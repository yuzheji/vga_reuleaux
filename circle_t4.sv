==> flow/design.v <==
module circle_t4(input logic clk, input logic rst_n, input logic [2:0] colour,
              input logic [7:0] centre_x, input logic [7:0] centre_y, input logic [7:0] radius,
              input logic start, output logic finished,
              output logic [7:0] vga_x, output logic [6:0] vga_y,
              output logic [2:0] vga_colour, output logic vga_plot);
assign vga_colour = colour;
logic [7:0] offset_x;
logic [7:0] offset_y;
logic [8:0] crit;
logic count_enable;
logic rst_n_counter;
logic done;
always_ff@(posedge clk) begin
     if (rst_n_counter == 1'b0 || rst_n == 1'b0)begin
          offset_y <= 8'b0;
          offset_x <= radius;
          crit <= 1 - radius;
     end
     else if(count_enable == 1'b1) begin
          offset_y <= offset_y + 1;
          if(crit[8] == 1'b1 || crit == 8'b0) begin
               crit <= crit + 2 * offset_y + 2 + 1;
          end
          else begin
               offset_x <= offset_x - 1;
               crit <= crit + 2*(offset_y - offset_x + 2) + 1;
          end
     end    
end
assign finished = (offset_y <= offset_x)? 1'b0: 1'b1;
logic [3:0] pstate;
logic [3:0] nstate;
always_ff@(posedge clk) begin
     if (rst_n == 1'b0) pstate <= 4'b0000;
     else pstate <= nstate;
end
always_comb begin 
     case(pstate)
     4'b0000: begin
          if(finished == 1'b1) nstate = 4'b1010;
          else if ({start, finished} == 2'b10) nstate = 4'b0001;
          else nstate = 4'b0000;
     end
     4'b0001: begin
          if ({start, finished} == 2'b10) nstate = 4'b0010;
          else nstate = 4'b0001;
     end
     4'b0010: begin
          if ({start, finished} == 2'b10) nstate = 4'b0011;
          else nstate = 4'b0010;
     end
     4'b0011: begin
          if ({start, finished} == 2'b10) nstate = 4'b0100;
          else nstate = 4'b0011;
     end
     4'b0100: begin
          if ({start, finished} == 2'b10) nstate = 4'b0101;
          else nstate = 4'b0100;
     end
     4'b0101: begin
          if ({start, finished} == 2'b10) nstate = 4'b0110;
          else nstate = 4'b0101;
     end
     4'b0110: begin
          if ({start, finished} == 2'b10) nstate = 4'b0111;
          else nstate = 4'b0110;
     end
     4'b0111: begin
          if ({start, finished} == 2'b10) nstate = 4'b0000;
          else nstate = 4'b0111;
     end
     4'b1010: begin
          if(start == 1'b0) nstate = 4'b0000;
          else nstate = 4'b1010;
     end
     default: nstate = 4'bx;
     endcase
end
always_comb begin
     case(pstate)
     4'b0000: begin
          count_enable = 1'b0;
          done = 1'b0;
          vga_plot = finished? 1'b0:1'b1;
          vga_x = centre_x + offset_x; 
          vga_y = centre_y + offset_y; 
          if (finished == 1'b1 || start == 1'b0) vga_plot = 1'b0;
          else if (centre_x + offset_x > 159 || centre_y + offset_y >119) vga_plot = 1'b0;
          else vga_plot = 1'b1;
          if(finished == 1'b1) rst_n_counter = 1'b0;
          else rst_n_counter = 1'b1;
     end
     4'b0001: begin
          count_enable = 1'b0; rst_n_counter = 1'b1;
          done = 1'b0;
          vga_x = centre_x + offset_y; 
          vga_y = centre_y + offset_x; 
          if (centre_x + offset_y > 159 || centre_y + offset_x >119) vga_plot = 1'b0;
          else vga_plot = 1'b1;
     end
     4'b0010: begin
          count_enable = 1'b0; vga_plot = 1'b1; rst_n_counter = 1'b1;
          done = 1'b0;
          vga_x = centre_x - offset_x; 
          vga_y = centre_y + offset_y; 
          if (offset_x > centre_x || centre_y + offset_y >119) vga_plot = 1'b0;
          else vga_plot = 1'b1;
     end
     4'b0011: begin
          count_enable = 1'b0; vga_plot = 1'b1; rst_n_counter = 1'b1;
          done = 1'b0;
          vga_x = centre_x - offset_y; 
          vga_y = centre_y + offset_x; 
          if (offset_y > centre_x || centre_y + offset_x >119) vga_plot = 1'b0;
          else vga_plot = 1'b1;
     end
     4'b0100: begin
          count_enable = 1'b0; vga_plot = 1'b1; rst_n_counter = 1'b1;
          done = 1'b0;
          vga_x = centre_x - offset_x; 
          vga_y = centre_y - offset_y; 
          if (offset_x > centre_x || offset_y > centre_y) vga_plot = 1'b0;
          else vga_plot = 1'b1;
     end
     4'b0101: begin
          count_enable = 1'b0; vga_plot = 1'b1; rst_n_counter = 1'b1;
          done = 1'b0;
          vga_x = centre_x - offset_y; 
          vga_y = centre_y - offset_x; 
          if (offset_y > centre_x || offset_x > centre_y) vga_plot = 1'b0;
          else vga_plot = 1'b1;
     end
     4'b0110: begin
          count_enable = 1'b0; vga_plot = 1'b1; rst_n_counter = 1'b1;
          done = 1'b0;
          vga_x = centre_x + offset_x; 
          vga_y = centre_y - offset_y; 
          if (centre_x + offset_x > 159 || offset_y > centre_y) vga_plot = 1'b0;
          else vga_plot = 1'b1;
     end
     4'b0111: begin
          count_enable = 1'b1; vga_plot = 1'b1; rst_n_counter = 1'b1;
          done = 1'b0;
          vga_x = centre_x + offset_y; 
          vga_y = centre_y - offset_x; 
          if (centre_x + offset_y > 159 || offset_x > centre_y) vga_plot = 1'b0;
          else vga_plot = 1'b1;
     end
     4'b1010: begin
          count_enable = 1'b0; vga_plot = 1'b0; rst_n_counter = 1'b1;
          done = 1'b1;
          vga_x = 8'bx; 
          vga_y = 7'bx; 
     end
     default: begin
          count_enable = 1'b0; vga_plot = 1'b0; rst_n_counter = 1'b1;
          done = 1'b0;
          vga_x = 8'bx; 
          vga_y = 7'bx;
     end
     endcase
end
endmodule
# Tool chain data of circle_t4
# Tool output for the design above, in the order of the flow.
# Lines are those of the file above, counted from 1.
# Operators: Yosys type, input widths -> output width; for muxes data width and select width s.
# Cell names lack the library's common part.
# A cell with n/a has no value.
# setup
top_module	circle_t4
clk_port	clk
lib	sky130hd
lib_corner	tt_025C_1v80

# Word level
# Source: Yosys, flattened and elaborated, memories not mapped. Widths are those after wreduce. Registers that Yosys merges into a memory's read port (data or address) are not register bits. Print and check cells do not count.
# word_totals
input_bits	30
reg_bits	29
out_inout_bits	20
wordCells	104
# op_classes
n_addsub	22
equal	10
muxes	33
reduce_logical	23
n_logic	3
compare	9
# op_table
op	count
$add 8x8->9	4
$pmux 4 s9	1
$gt 8x8->1	4
$pmux 8 s4	1
$pmux 7 s4	1
$mux 9	3
$sub 8x8->8	3
$mux 8	3
$add 9x1->9 const B	2
$gt 9x7->1 const B	2
$gt 9x8->1 const B	2
$add 9x9->9	2
$mux 1	17
$reduce_or 2->1	8
$eq 4x3->1 const B	4
$add 8x8->8	2
$add 7x7->7	2
$sub 7x7->7	2
$logic_or 1x1->1	11
$sub 1x8->9 const A	1
$add 9x2->9 const B	1
$logic_not 9->1	1
$eq 4x2->1 const B	2
$add 8x1->8 const B	1
$sub 8x1->8 const B	1
$add 8x3->8 const B	1
$le 8x8->1	1
$pmux 1 s8	1
# Other operator kinds: 11; their cells: 16.

# Depth
# Depth = most cells in a row (Yosys ltp): at word level without a register or memory, in the mapped netlist without a sequential cell, where the memories' decode and read muxes count.
# depth
depth_word	7
abc_area	0
mapped_depth	16
mapped_depth_nobuf	16

# After synthesis
# Source: synth_stat.txt of the flow (Yosys; design flattened, memories mapped). It holds for the ABC_AREA given above (unset counts as 0); a run with the other value may have another netlist.
# The area totals of this step are shown rounded.
# synth_totals
cells	735
buffers	16
seqArea_um2	851
ffs	34
mapped_area_um2	6020
# types
cell	count	area_total_um2
ha_1	118	1.48E+03
edfxtp_1	17	510.49
xnor2_1	42	367.853
dfxtp_1	17	340.326
inv_1	79	296.534
fa_1	14	280.269
a21oi_1	53	265.254
o21ai_0	43	215.206
nor2_1	57	213.955
xor2_1	16	140.134
nand2_1	37	138.883
mux2i_1	13	130.125
nor3_1	26	130.125
a21o_1	15	112.608
o21bai_1	10	75.072
nor2b_1	10	62.56
o221ai_1	7	61.309
a22oi_1	8	60.058
# Other cell types: 63; their cells: 153.

# Timing after synthesis
# Path of least setup slack by OpenSTA after synthesis, without wires, with an ideal clock, recovery checks aside; 20% of the period is set as input and as output delay. Where synthesis merged equal registers, the netlist keeps one of their names.
# synth_path
path_type	in2out
startpoint	input centre_y[0]
endpoint	output vga_plot
stages	9
clock_period_ps	5610
arrival_time_ps	2831
in_delay_ps	1122
path_slack_ps	1657
out_delay_ps	1122
required_ps	4488
path_delay_ps	1709
path_buffers	0
period_less_setup_slack_ps	3953
# "path_delay_ps" is the arrival time less input delay plus setup time.
# At an output port there is no setup time.
# "stages" counts driving pins, that of a launching flip-flop among them; a cell with two outputs on the path counts twice.
# "period_less_setup_slack_ps" = period - worst setup slack (recovery checks aside). The figure is calculated, with input and output delays left at 20% of the set period.
# Between the ends stands the longest chain of elaborated cells between them, by number of cells; it is not shown to be the way that was timed. Of several equally long chains one is given.
# A line is the first line of the expression or statement that the cell stems from. Yosys adds cells for indexed reads and writes and turns some case tables into memories.
# synth_via
path_cell_list	ha_1 inv_1 fa_1 o31ai_1 nor2_1 o2111ai_1 nand4_1 a221o_1 nand4_1
elab_chain_cells	6
cells_between	24
classes_between	add/sub: 2; compare: 4; mux: 10; reduce/logical: 8
# synth_rtl
element	line	text
start, declared	2	input logic [7:0] centre_x, input logic [7:0] centre_y, input logic [7:0] radius,
$add 8x8->9	88	else if (centre_x + offset_x > 159 || centre_y + offset_y >119) vga_plot = 1'b0;
$gt 9x7->1	88
$logic_or 1x1->1	88
$mux 1	88
$mux 1	87	if (finished == 1'b1 || start == 1'b0) vga_plot = 1'b0;
$pmux 1 s8	80	case(pstate)
end, declared	5	output logic [2:0] vga_colour, output logic vga_plot);

# Timing after layout
# Path of least setup slack in the final report of job 2 (OpenROAD, finished layout, wires in). Where an end is a register, its clock arrival counts in the times.
# The path's times are printed in steps of 10 ps; the period is the one set.
# layout_path
path_type	in2out
startpoint	input centre_y[4]
endpoint	output vga_plot
arrival_time_ps	3880
in_delay_ps	980
required_ps	3940
stages	13
out_delay_ps	980
path_slack_ps	60
path_buffers	4
clock_period_ps	4920
# Between the ends stands the longest chain of elaborated cells between them, by number of cells; it is not shown to be the way that was timed. Of several equally long chains one is given.
# layout_via
path_cell_list	clkdlybuf4s50_1 inv_1 ha_1 buf_4 and3_1 nand4_1 o21ai_0 a21oi_1 buf_4 and2b_2 o21ai_1 nand4_1 dlygate4sd2_1
elab_chain_cells	6
cells_between	24
classes_between	add/sub: 2; compare: 4; mux: 10; reduce/logical: 8
# layout_rtl
element	line	text
start, declared	2	input logic [7:0] centre_x, input logic [7:0] centre_y, input logic [7:0] radius,
$add 8x8->9	88	else if (centre_x + offset_x > 159 || centre_y + offset_y >119) vga_plot = 1'b0;
$gt 9x7->1	88
$logic_or 1x1->1	88
$mux 1	88
$mux 1	87	if (finished == 1'b1 || start == 1'b0) vga_plot = 1'b0;
$pmux 1 s8	80	case(pstate)
end, declared	5	output logic [2:0] vga_colour, output logic vga_plot);

# Measured results for circle_t4: 2 stored runs of the Yosys and OpenROAD flow on sky130hd. The settings differ; the order carries no meaning. The constraints put input and output delay at 20% of the set period each and load the outputs with 0.01 pF.
# "period_less_ws_ps": clock period set for the run, less the worst setup slack. It is reckoned from that one timing run; input and output delays stay at 20% of the period that was set.
# By "critical_path_time_ps" is meant the share of the clock period that the worst setup path is allowed (20% is reserved at inputs, 20% at outputs), minus its slack. Clock arrival times at its registers enter into it.
# By "fin_power_uw" is meant OpenSTA's value without simulated activity: inputs other than the clock are taken to toggle once in ten clock periods, and the tool carries that through the logic.
# "critical_path_time_ps" is known to 10 ps.
# Results are given in rounded form.
# Among the settings, - means not set for that run.
# Results: - = not shown.
run name	period_ns	CORE_UTILIZATION	PLACE_DENSITY_LB_ADDON	HOLD_SLACK_MARGIN	CELL_PAD_IN_SITES_DETAIL_PLACEMENT	TNS_END_PERCENT	ABC_AREA	GPL_TIMING_DRIVEN	MAX_ROUTING_LAYER	CAP_MARGIN	CORE_MARGIN	SLEW_MARGIN	CORE_ASPECT_RATIO	CTS_CLUSTER_SIZE	MIN_ROUTING_LAYER	final_setup_ws_ps	total_negative_slack_ps	critical_path_time_ps	timing.worst_path_kind	cell_area_final_um2	period_less_ws_ps	final_util_pct	ys_area_um2	final_hold_ws_ps	die_um2	fin_power_uw
job 1	4.31	56	0.03	0.11	2	65	0	1	met4	20	2	20	-	-	-	-	-	-	-	-	-	-	-	-	-	-
job 2	4.92	56	0.19	-	-	-	-	-	-	20	2	20	1.96	32	met2	60	0	2890	in2out	7250	4860	68.3	6020	520	11600	1530
# Job 1: not finished: placement ended with error DPL-0033
